==> flow/design.v <==
module greenflow_gate (
    input               clk,
    input               rst_n,
    input       [15:0]  llm_requested_kw,    
    input               ai_data_valid,       
    input       [15:0]  battery_temp_c,      
    input       [15:0]  grid_limit_hard,     
    input       [15:0]  temp_limit_hard,     
    output reg  [15:0]  safe_power_out,      
    output reg  [1:0]   status_code          
);
    localparam FAILSAFE_POWER = 16'd0;
    localparam HYSTERESIS_GAP = 16'd3;       
    reg thermal_lockout;  
    always @(posedge clk or negedge rst_n) begin
        if (!rst_n) begin
            safe_power_out  <= FAILSAFE_POWER;
            status_code     <= 2'b00;
            thermal_lockout <= 1'b0;
        end else begin
            if (battery_temp_c >= temp_limit_hard) begin
                thermal_lockout <= 1'b1;  
            end else if (battery_temp_c < (temp_limit_hard - HYSTERESIS_GAP)) begin
                thermal_lockout <= 1'b0;  
            end
            if (!ai_data_valid) begin
                safe_power_out <= FAILSAFE_POWER;
                status_code    <= 2'b11;  
            end
            else if (thermal_lockout) begin
                safe_power_out <= 16'd0; 
                status_code    <= 2'b10;  
            end
            else if (llm_requested_kw > grid_limit_hard) begin
                safe_power_out <= grid_limit_hard;
                status_code    <= 2'b01;  
            end
            else begin
                safe_power_out <= llm_requested_kw;
                status_code    <= 2'b00;  
            end
        end
    end
endmodule
module led_status (
    input  [1:0] status_code,
    output reg led_green,
    output reg led_yellow,
    output reg led_red
);
always @(*) begin
    case (status_code)
        2'b00: begin
            led_green  = 1;
            led_yellow = 0;
            led_red    = 0;
        end
        2'b01: begin
            led_green  = 0;
            led_yellow = 1;
            led_red    = 0;
        end
        2'b10: begin
            led_green  = 0;
            led_yellow = 0;
            led_red    = 1;
        end
        2'b11: begin
            led_green  = 0;
            led_yellow = 0;
            led_red    = 1;
        end
    endcase
end
endmodule
module top (
    input clk,
    input rst_n,
    input [15:0] llm_kw,
    input ai_valid,
    input [15:0] batt_temp,
    input [15:0] grid_max,
    input [15:0] temp_max,
    output [15:0] power_out,
    output led_green,
    output led_yellow,
    output led_red
);
wire [1:0] status;
greenflow_gate core (
    .clk(clk),
    .rst_n(rst_n),
    .llm_requested_kw(llm_kw),
    .ai_data_valid(ai_valid),
    .battery_temp_c(batt_temp),
    .grid_limit_hard(grid_max),
    .temp_limit_hard(temp_max),
    .safe_power_out(power_out),
    .status_code(status)
);
led_status ui (
    .status_code(status),
    .led_green(led_green),
    .led_yellow(led_yellow),
    .led_red(led_red)
);
uart_debug dbg(
    .clk(clk),
    .rst_n(rst_n),
    .status_code(status),
    .tx(uart_tx)
);
endmodule
module uart_debug (
    input clk,
    input rst_n,
    input [1:0] status_code,
    output tx
);
reg [7:0] msg;
reg send;
wire busy;
uart_tx uart (
    .clk(clk),
    .rst_n(rst_n),
    .data(msg),
    .send(send),
    .tx(tx),
    .busy(busy)
);
always @(posedge clk or negedge rst_n) begin
    if (!rst_n) begin
        msg  <= 8'h00;
        send <= 1'b0;
    end else if (!busy) begin
        send <= 1'b1;
        case (status_code)
            2'b00: msg <= "N";  
            2'b01: msg <= "C";  
            2'b10: msg <= "T";  
            2'b11: msg <= "F";  
        endcase
    end else begin
        send <= 1'b0;
    end
end
endmodule
module uart_tx #(
    parameter CLK_FREQ = 50000000,
    parameter BAUDRATE = 115200
)(
    input clk,
    input rst_n,
    input [7:0] data,
    input send,
    output reg tx,
    output reg busy
);
localparam TICKS = CLK_FREQ / BAUDRATE;
reg [31:0] count;
reg [3:0] bitpos;
reg [9:0] shift;
always @(posedge clk or negedge rst_n) begin
    if(!rst_n) begin
        tx <= 1'b1;
        busy <= 0;
        count <= 0;
        bitpos <= 0;
    end else begin
        if(send && !busy) begin
            shift <= {1'b1, data, 1'b0};
            busy <= 1;
            bitpos <= 0;
            count <= 0;
        end else if(busy) begin
            if(count == TICKS) begin
                tx <= shift[0];
                shift <= shift >> 1;
                bitpos <= bitpos + 1;
                count <= 0;
                if(bitpos == 9) busy <= 0;
            end else begin
                count <= count + 1;
            end
        end
    end
end
endmodule
### From RTL to reports: top

The steps from the RTL of top to its reports follow in flow order.
Line numbers count from 1 in the design file above.
The mark -- stands for no value.

| set-up | value |
|---|---|
| design top | top |
| clock port | clk |
| library | sky130hd |
| timing corner | tt_025C_1v80 |

### After elaboration

Source: Yosys, flattened and elaborated, memories not mapped. Widths are those after wreduce. Registers that Yosys merges into a memory's read port (data or address) are not register bits. Print and check cells do not count. Equal cells are merged and count once.

| cells by class | value |
|---|---|
| add/subtract/negate cells | 1 |
| magnitude comparators | 3 |
| eq/ne operators | 3 |
| muxes and demuxes | 11 |
| reduce/logical cells | 6 |

Operators by type and width:

| kind | number |
|---|---|
| 16-bit 2-to-1 mux | 3 |
| 16-bit greater-or-equal comparator | 1 |
| 16-bit greater-than comparator | 1 |
| 16-bit < comparator | 1 |
| 16-bit by 2-bit subtractor with 16-bit output (second input constant) | 1 |
| 3-bit OR reduction | 2 |
| 1-bit parallel mux with 2-bit select | 3 |
| 2-bit == test (second input constant) | 2 |
| 2-bit OR reduction | 2 |
| 2-bit 2-to-1 mux | 2 |
| 1-bit 2-to-1 mux | 3 |
| 2-bit by 1-bit == test with 1-bit output (second input constant) | 1 |
| 2-bit zero test | 1 |
| 2-bit nonzero test | 1 |

| storage and ports | value |
|---|---|
| register bits after elaboration | 19 |
| bits of input ports | 67 |
| output and inout port bits | 19 |
| cells after elaboration | 27 |

### Logic depth

Longest topological path by Yosys (ltp), each cell counted once; first at word level (registers and memories cut), then after technology mapping (sequential cells cut; the memories' decode and read muxes count).

| depth | value |
|---|---|
| depth after elaboration | 4 |
| ABC_AREA | 0 |
| gate-level depth with buffers | 11 |
| gate-level depth less buffers | 11 |

### Netlist

Source: synth_stat.txt of the flow (Yosys; design flattened, memories mapped). It holds for the ABC_AREA given above (unset counts as 0); a run with the other value may have another netlist.

| synthesis totals | value |
|---|---|
| standard cells after synthesis | 272 |
| chip area (Yosys) | 2,298.5 sq um |
| area of sequential cells | 526.8 sq um |
| mapped flip-flops | 21 |
| buffer cells | 10 |

Cell types:

| type | number | total area (sq um) |
|---|---|---|
| sky130_fd_sc_hd__ha_1 | 49 | 613.088 |
| sky130_fd_sc_hd__dfrtp_1 | 20 | 500.48 |
| sky130_fd_sc_hd__a21oi_1 | 31 | 155.149 |
| sky130_fd_sc_hd__inv_1 | 35 | 131.376 |
| sky130_fd_sc_hd__o211ai_1 | 17 | 127.622 |
| sky130_fd_sc_hd__xnor2_1 | 12 | 105.101 |
| sky130_fd_sc_hd__o21ai_0 | 17 | 85.082 |
| sky130_fd_sc_hd__o21ai_1 | 9 | 45.043 |
| sky130_fd_sc_hd__nand2_1 | 10 | 37.536 |
| sky130_fd_sc_hd__nand4_1 | 6 | 37.536 |
| sky130_fd_sc_hd__nor2_1 | 10 | 37.536 |
| sky130_fd_sc_hd__buf_6 | 3 | 33.782 |
| sky130_fd_sc_hd__nor3_1 | 6 | 30.029 |
| sky130_fd_sc_hd__dfstp_2 | 1 | 26.275 |
| sky130_fd_sc_hd__nor4_1 | 4 | 25.024 |
| sky130_fd_sc_hd__nand3_1 | 4 | 20.019 |
| sky130_fd_sc_hd__and2_1 | 3 | 18.768 |
| sky130_fd_sc_hd__and4_1 | 2 | 17.517 |

Not listed: further types 25, cells in them 33.
By module: a second synthesis without flattening, with its own total; a netlist apart from the flattened one above.

| second synthesis, totals | value |
|---|---|
| cell total of the unflattened synthesis | 263 |
| area total of the unflattened synthesis | 2,244.7 sq um |

Rows give one instance, submodules left out.

By module:

| module | instances | cells | area (sq um) | sequential area (sq um) |
|---|---|---|---|---|
| greenflow_gate | 1 | 260 | 2,230.9 | 475.5 |
| led_status | 1 | 3 | 13.8 | 0.0 |
| top | 1 | 0 | 0.0 | 0.0 |

### Path before layout

Source: OpenSTA report_checks on the synthesized netlist (no wires, ideal clock, input and output delay 20% of the period each), path of least setup slack; recovery checks are left aside. Register names are those of the netlist, which keeps one name where synthesis merged equal registers.

| timing path post-synthesis | value |
|---|---|
| path kind | input to register |
| start point | in temp_max[2] |
| end point | reg core.thermal_lockout |
| clock period | 3,590 ps |
| external input delay | 718 ps |
| setup time | 137 ps |
| time at the first pin | 718 ps |
| arrival time | 2,695 ps |
| data required time | 3,453 ps |
| slack | 758 ps |
| delay of the path | 2,114 ps |
| stages | 11 |
| path buffers | 0 |
| period reached after synthesis | 2,832 ps |

"delay of the path" = arrival - input delay + setup time.
"stages" counts driving pins, that of a launching flip-flop among them; a cell with two outputs on the path counts twice.
"period reached after synthesis" = period - worst setup slack (recovery checks aside). The figure is calculated, with input and output delays left at 20% of the set period.
Between the ends stands the longest chain of elaborated cells between them, by number of cells; it is not shown to be the way that was timed. Of several equally long chains one is given.
Each line given opens the expression or statement behind the cell; cells for indexed reads and writes are added by Yosys, which also makes memories of some case tables.
At most two assigning lines are given for a register; there are more.

| between the ends, post-synthesis | value |
|---|---|
| path through | sky130_fd_sc_hd__nor4_1 -> sky130_fd_sc_hd__and2b_1 -> sky130_fd_sc_hd__nand3_1 -> sky130_fd_sc_hd__nor2_1 -> sky130_fd_sc_hd__xnor2_1 -> sky130_fd_sc_hd__ha_1 -> sky130_fd_sc_hd__a21oi_1 -> sky130_fd_sc_hd__nand2_1 -> sky130_fd_sc_hd__a221o_1 -> sky130_fd_sc_hd__a31oi_1 -> sky130_fd_sc_hd__o211ai_1 |
| length of the longest elaborated chain | 4 |
| elaborated cells on any way between the ends | 6 |
| RTL lines with such cells | 2 |
| those cells by class | add/sub (1); compare (2); mux (2); reduce/logical (1) |

Ends and longest elaborated chain, post-synthesis:

| item | RTL line | RTL |
|---|---|---|
| from (decl) | 83 | `input [15:0] temp_max,` |
| 16-bit by 2-bit subtractor with 16-bit output | 23 | `end else if (battery_temp_c < (temp_limit_hard - HYSTERESIS_GAP)) begin` |
| 16-bit < comparator | 23 |  |
| 1-bit 2-to-1 mux | 23 |  |
| 1-bit 2-to-1 mux | 21 | `if (battery_temp_c >= temp_limit_hard) begin` |
| to (assign) | 19 | `thermal_lockout <= 1'b0;` |
| to (assign) | 22 | `thermal_lockout <= 1'b1;` |
| to (decl) | 14 | `reg thermal_lockout;` |

### Worst path after layout

Path of least setup slack in the final report of entry A (OpenROAD, finished layout, wires in). Where an end is a register, its clock arrival counts in the times.
The path's times are printed in steps of 10 ps; the period is the one set.

| timing path after layout | value |
|---|---|
| path kind | input to register |
| start point | in grid_max[14] |
| end point | reg core.safe_power_out[15] |
| clock period | 3,190 ps |
| external input delay | 640 ps |
| setup time | 100 ps |
| time at the first pin | 640 ps |
| arrival time | 2,920 ps |
| data required time | 3,350 ps |
| slack | 430 ps |
| stages | 11 |
| path buffers | 3 |

Between the ends stands the longest chain of elaborated cells between them, by number of cells; it is not shown to be the way that was timed. Of several equally long chains one is given.
At most two assigning lines are given for a register; there are more.

| between the ends, after layout | value |
|---|---|
| path through | sky130_fd_sc_hd__clkdlybuf4s50_1 -> sky130_fd_sc_hd__inv_2 -> sky130_fd_sc_hd__ha_4 -> sky130_fd_sc_hd__nand4_4 -> sky130_fd_sc_hd__nor3_1 -> sky130_fd_sc_hd__or4_4 -> sky130_fd_sc_hd__nor3_4 -> sky130_fd_sc_hd__buf_6 -> sky130_fd_sc_hd__buf_12 -> sky130_fd_sc_hd__o21ai_0 -> sky130_fd_sc_hd__a21oi_1 |
| length of the longest elaborated chain | 4 |
| elaborated cells on any way between the ends | 4 |
| RTL lines with such cells | 3 |
| those cells by class | compare (1); mux (3) |

Ends and longest elaborated chain, after layout:

| item | RTL line | RTL |
|---|---|---|
| from (decl) | 82 | `input [15:0] grid_max,` |
| 16-bit greater-than comparator | 34 | `else if (llm_requested_kw > grid_limit_hard) begin` |
| 16-bit 2-to-1 mux | 34 |  |
| 16-bit 2-to-1 mux | 30 | `else if (thermal_lockout) begin` |
| 16-bit 2-to-1 mux | 26 | `if (!ai_data_valid) begin` |
| to (assign) | 35 | `safe_power_out <= grid_limit_hard;` |
| to (assign) | 39 | `safe_power_out <= llm_requested_kw;` |
| to (decl) | 9 | `output reg  [15:0]  safe_power_out,` |

Module top, platform sky130hd: 2 stored runs of the flow (Yosys, OpenROAD) with differing settings, in no particular order. Input and output delays are each 20% of the period that was set; the output load is 0.01 pF.
"achieved clock period" = clock period - worst setup slack. The figure is calculated, with input and output delays left at 20% of the set period.
"time used up by the worst setup path": the worst setup path's part of the clock period (all of it between registers, 20% less for each end at a port) less its slack. A launch clock that arrives late makes it longer, a capture clock that arrives late makes it shorter.
"overall power" is the tool's figure for a default switching activity; nothing was simulated.
"time used up by the worst setup path" is given in steps of 10 ps.
Among the settings, - means not set for that run.

| name | entry A | entry B |
|---|---|---|
| period_ns | 3.19 | 4.39 |
| CORE_UTILIZATION | 38 | 23 |
| SETUP_SLACK_MARGIN | 0.45 | - |
| PLACE_DENSITY | 0.74 | - |
| CORE_ASPECT_RATIO | 0.72 | - |
| GPL_ROUTABILITY_DRIVEN | 0 | - |
| CTS_CLUSTER_SIZE | 14 | - |
| CTS_CLUSTER_DIAMETER | 222 | - |
| CAP_MARGIN | 40 | 20 |
| MIN_ROUTING_LAYER | met1 | - |
| MAX_ROUTING_LAYER | met4 | - |
| CORE_MARGIN | 2 | 2 |
| SLEW_MARGIN | 20 | 30 |
| CELL_PAD_IN_SITES_GLOBAL_PLACEMENT | - | 1 |
| CELL_PAD_IN_SITES_DETAIL_PLACEMENT | - | 2 |
| ABC_AREA | - | 1 |
| netlist area reported by Yosys (sq um) | 2,298.5 | 2,328.5 |
| overall die area (sq um) | 6,694.9 | 10,944.3 |
| standard-cell area after routing (sq um) | 3,743.6 | 3,357.0 |
| utilization of the finished layout (%) | 65.7 | 34.2 |
| worst setup slack after layout (ps) | 426 | 1,286 |
| setup TNS (ps) | 0 | 0 |
| worst hold slack (ps) | 558 | 516 |
| overall power (µW) | 938.3 | 648.5 |
| achieved clock period (ps) | 2,764 | 3,104 |
| time used up by the worst setup path (ps) | 2,130 | 2,230 |
| critical path kind | input to register | input to register |
