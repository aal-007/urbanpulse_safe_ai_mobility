==> flow/design.v <==
module sentinel_monitor (
    input       clk,
    input       rst_n,
    input [1:0] status_code_in,      
    output reg [7:0] violation_count,  
    output reg       alert_active,     
    output reg       alert_latched     
);
    reg [1:0] prev_status;
    always @(posedge clk or negedge rst_n) begin
        if (!rst_n) begin
            violation_count <= 8'd0;
            alert_active    <= 1'b0;
            alert_latched   <= 1'b0;
            prev_status     <= 2'b00;
        end else begin
            if (status_code_in != 2'b00)
                alert_active <= 1'b1;
            else
                alert_active <= 1'b0;
            if (prev_status == 2'b00 && status_code_in != 2'b00) begin
                if (violation_count < 8'hFF)
                    violation_count <= violation_count + 1'b1;
                alert_latched <= 1'b1;  
            end
            prev_status <= status_code_in;
        end
    end
endmodule
Step by step through the tools: sentinel_monitor
The steps from the RTL of sentinel_monitor to its reports follow in flow order. Line numbers count from 1 in the design file above. Operators: Yosys type, input widths -> output width; for muxes data width and select width s. Library cell names are shortened. Not given: -

Top module: sentinel_monitor. Clock input: clk. Standard-cell library: sky130hd. Library corner: tt_025C_1v80.

Word-level counts
Source: Yosys, flattened and elaborated, memories not mapped. Widths are those after wreduce. Registers that Yosys merges into a memory's read port (data or address) are not register bits. Print and check cells do not count. Equal cells are merged and count once.

The figure for add/sub/neg operators is 1. For $lt $le $gt $ge the number is 1. For multiplexer cells the number is 1. The entry for reduce/logical cells reads 4.

Operators by type and width (count): $add 8x1->8 const B (1); $lt 8x8->1 const B (1); $logic_not 2->1 (1); $reduce_and 2->1 (1); $reduce_bool 2->1 (1); $logic_and 1x1->1 (1); $mux 1 (1).

Register bits: 12. Input port bits: 4. The figure for output and inout bits is 10. Under cells after elaboration stands 11.

Depth
Depth = most cells in a row (Yosys ltp): at word level without a register or memory, in the mapped netlist without a sequential cell, where the memories' decode and read muxes count.

Under word-level depth stands 3. ABC_AREA: 1. Under gate-level depth with buffers stands 8. Gate-level depth less buffers: 8.

Netlist
The flow's flattened synthesis, as Yosys stat reports it; memories are mapped. The netlist is that of the ABC_AREA named above (0 if unset); the other value can give another one.

The figure for cell count is 76. Under synthesis area stands 0.0006143 mm². The entry for sequential part of the area reads 0.0003003 mm². The figure for flip-flop cells is 12. Buffer cells: 0.

Cell types: dfrtp_1 (count 12, area in all 300.288 µm²); nand2_1 (count 30, area in all 112.608 µm²); inv_1 (count 9, area in all 33.782 µm²); nand3_1 (count 5, area in all 25.024 µm²); nand2_2 (count 3, area in all 18.768 µm²); xnor2_1 (count 2, area in all 17.517 µm²); ha_1 (count 1, area in all 12.512 µm²); nor2_2 (count 2, area in all 12.512 µm²); nand2_4 (count 1, area in all 11.261 µm²); nor2_1 (count 3, area in all 11.261 µm²); nor2_4 (count 1, area in all 11.261 µm²); a21oi_2 (count 1, area in all 8.758 µm²); xor2_1 (count 1, area in all 8.758 µm²); inv_4 (count 1, area in all 6.256 µm²); nand4_1 (count 1, area in all 6.256 µm²); nor2b_1 (count 1, area in all 6.256 µm²); or2_2 (count 1, area in all 6.256 µm²); o21ai_0 (count 1, area in all 5.005 µm²).

Timing after synthesis
Path of least setup slack by OpenSTA after synthesis, without wires, with an ideal clock, recovery checks aside; 20% of the period is set as input and as output delay. Where synthesis merged equal registers, the netlist keeps one of their names.

Path type: register to register. Start: reg violation_count[0]. End: reg violation_count[5]. Clock period: 1.75 ns. Setup time: 0.116 ns. The figure for launch time at the first pin is 0.000 ns. For data arrival time the number is 1.186 ns. The entry for required time reads 1.634 ns. Slack: 0.448 ns. Under delay of the path stands 1.302 ns. Under stages stands 9. Buffers on the path: 0. The figure for synthesis period reached is 1.302 ns.

"delay of the path" = arrival - input delay + setup time. "stages": output pins that drive a net of the path, with the launching flip-flop's if there is one; two outputs of one cell count as two. "synthesis period reached" = period - worst setup slack (recovery checks aside). The figure is calculated, with input and output delays left at 20% of the set period. Between the ends stands the longest chain of elaborated cells between them, by number of cells; it is not shown to be the way that was timed. Of several equally long chains one is given. Each line given opens the expression or statement behind the cell; cells for indexed reads and writes are added by Yosys, which also makes memories of some case tables.

Cells stage by stage: dfrtp_1 -> ha_1 -> nand2_2 -> nor2_2 -> nand2_2 -> nand2_4 -> inv_4 -> nand2_1 -> nand2_1. Cells in the longest elaborated chain: 2. For elaborated cells on any way between the ends the number is 3. The figure for source lines of those cells is 2. Those cells by class: 1 x add/sub; 1 x compare; 1 x reduce/logical.

Ends and longest elaborated chain, post-synthesis: start, declared (RTL line 5) `output reg [7:0] violation_count,`; start, assigned (RTL line 12) `violation_count <= 8'd0;`; start, assigned (RTL line 23) `violation_count <= violation_count + 1'b1;`; $lt 8x8->1 (RTL line 22) `if (violation_count < 8'hFF)`; $reduce_and 2->1; end, assigned (RTL line 12); end, assigned (RTL line 23); end, declared (RTL line 5).

Worst path after layout
Path of least setup slack in the final report of stored run 1 (OpenROAD, finished layout, wires in). Where an end is a register, its clock arrival counts in the times.

Path type: register to output. Start: reg violation_count[2]. End: out violation_count[2]. Clock period: 2.96 ns. For external output delay the number is 0.59 ns. The figure for launch time at the first pin is 0.27 ns. For data arrival time the number is 1.37 ns. The entry for required time reads 2.37 ns. Slack: 1.00 ns. Under stages stands 2. Buffers on the path: 1.

Cells stage by stage: dfrtp_1 -> clkdlybuf4s50_1. Cells in the longest elaborated chain: 0. For elaborated cells on any way between the ends the number is 0. The figure for source lines of those cells is 0.

Ends and longest elaborated chain, post-layout: start, declared (RTL line 5) `output reg [7:0] violation_count,`; start, assigned (RTL line 12) `violation_count <= 8'd0;`; start, assigned (RTL line 23) `violation_count <= violation_count + 1'b1;`; end, declared (RTL line 5).

2 stored runs of sentinel_monitor in the flow (synthesis by Yosys, layout by OpenROAD, sky130hd cells), in arbitrary order. Constraints: input delay and output delay 20% of the set period each, output load 0.01 pF. "achieved period" = clock period - worst setup slack. The figure is calculated, with input and output delays left at 20% of the set period. "allowed time less slack (worst setup path)": the worst setup path's part of the clock period (all of it between registers, 20% less for each end at a port) less its slack. A launch clock that arrives late makes it longer, a capture clock that arrives late makes it shorter. "total power of the final layout" is the tool's figure for a default switching activity; nothing was simulated.

Files of stored run 1:
==> flow/run.sh <==
#!/bin/bash
# the make line also repeats the synthesis and layout settings of config.mk as NAME=value (left out here)
make -C /OpenROAD-flow-scripts/flow DESIGN_CONFIG=/design/flow/config.mk WORK_HOME=/design/flow/orfs CLKGATE_MAP_FILE= finish
==> flow/config.mk <==
export PLATFORM = sky130hd
export DESIGN_NAME = sentinel_monitor
export DESIGN_NICKNAME = sentinel_monitor
export VERILOG_FILES = /design/flow/design.v
export SDC_FILE = /design/flow/constraint.sdc
export NUM_CORES = 4
export LEC_CHECK = 0
export ABC_AREA = 1
export CAP_MARGIN = 20
export CELL_PAD_IN_SITES_DETAIL_PLACEMENT = 0
export CORE_MARGIN = 2
export CORE_UTILIZATION = 56
export CTS_CLUSTER_DIAMETER = 70
export CTS_CLUSTER_SIZE = 93
export GPL_ROUTABILITY_DRIVEN = 1
export HOLD_SLACK_MARGIN = 0.04
export MAX_ROUTING_LAYER = met5
export SLEW_MARGIN = 20
==> flow/constraint.sdc <==
create_clock -name core_clock -period 2.96 [get_ports {clk}]
set_input_delay 0.5920 -clock core_clock [delete_from_list [all_inputs] [get_ports {clk}]]
set_output_delay 0.5920 -clock core_clock [all_outputs]
set_load 0.01 [all_outputs]

Results of stored run 1. The allowed time less slack (worst setup path) stands at 1.37 ns. Worst path kind: register to output. The total power of the final layout reads 510.7 uW. The achieved period is 1.962 ns. The measured netlist area reported by Yosys is 0.0006143 mm². The area inside the die boundary is 0.0013779 mm². For the total negative slack the run shows 0.000 ns. The utilization in the final report is 0.816. The worst setup slack after layout stands at 0.998 ns.

Files of stored run 2:
==> flow/run.sh <==
#!/bin/bash
# the make line also repeats the synthesis and layout settings of config.mk as NAME=value (left out here)
make -C /OpenROAD-flow-scripts/flow DESIGN_CONFIG=/design/flow/config.mk WORK_HOME=/design/flow/orfs CLKGATE_MAP_FILE= finish
==> flow/config.mk <==
export PLATFORM = sky130hd
export DESIGN_NAME = sentinel_monitor
export DESIGN_NICKNAME = sentinel_monitor
export VERILOG_FILES = /design/flow/design.v
export SDC_FILE = /design/flow/constraint.sdc
export NUM_CORES = 4
export LEC_CHECK = 0
export CAP_MARGIN = 0
export CELL_PAD_IN_SITES_GLOBAL_PLACEMENT = 3
export CORE_MARGIN = 2
export CORE_UTILIZATION = 47
export MIN_ROUTING_LAYER = met2
export SETUP_SLACK_MARGIN = 0.44
export SLEW_MARGIN = 20
export TNS_END_PERCENT = 55
==> flow/constraint.sdc <==
create_clock -name core_clock -period 1.52 [get_ports {clk}]
set_input_delay 0.3040 -clock core_clock [delete_from_list [all_inputs] [get_ports {clk}]]
set_output_delay 0.3040 -clock core_clock [all_outputs]
set_load 0.01 [all_outputs]

Outcome of stored run 2: did not finish, placement stopped with GPL-0301.
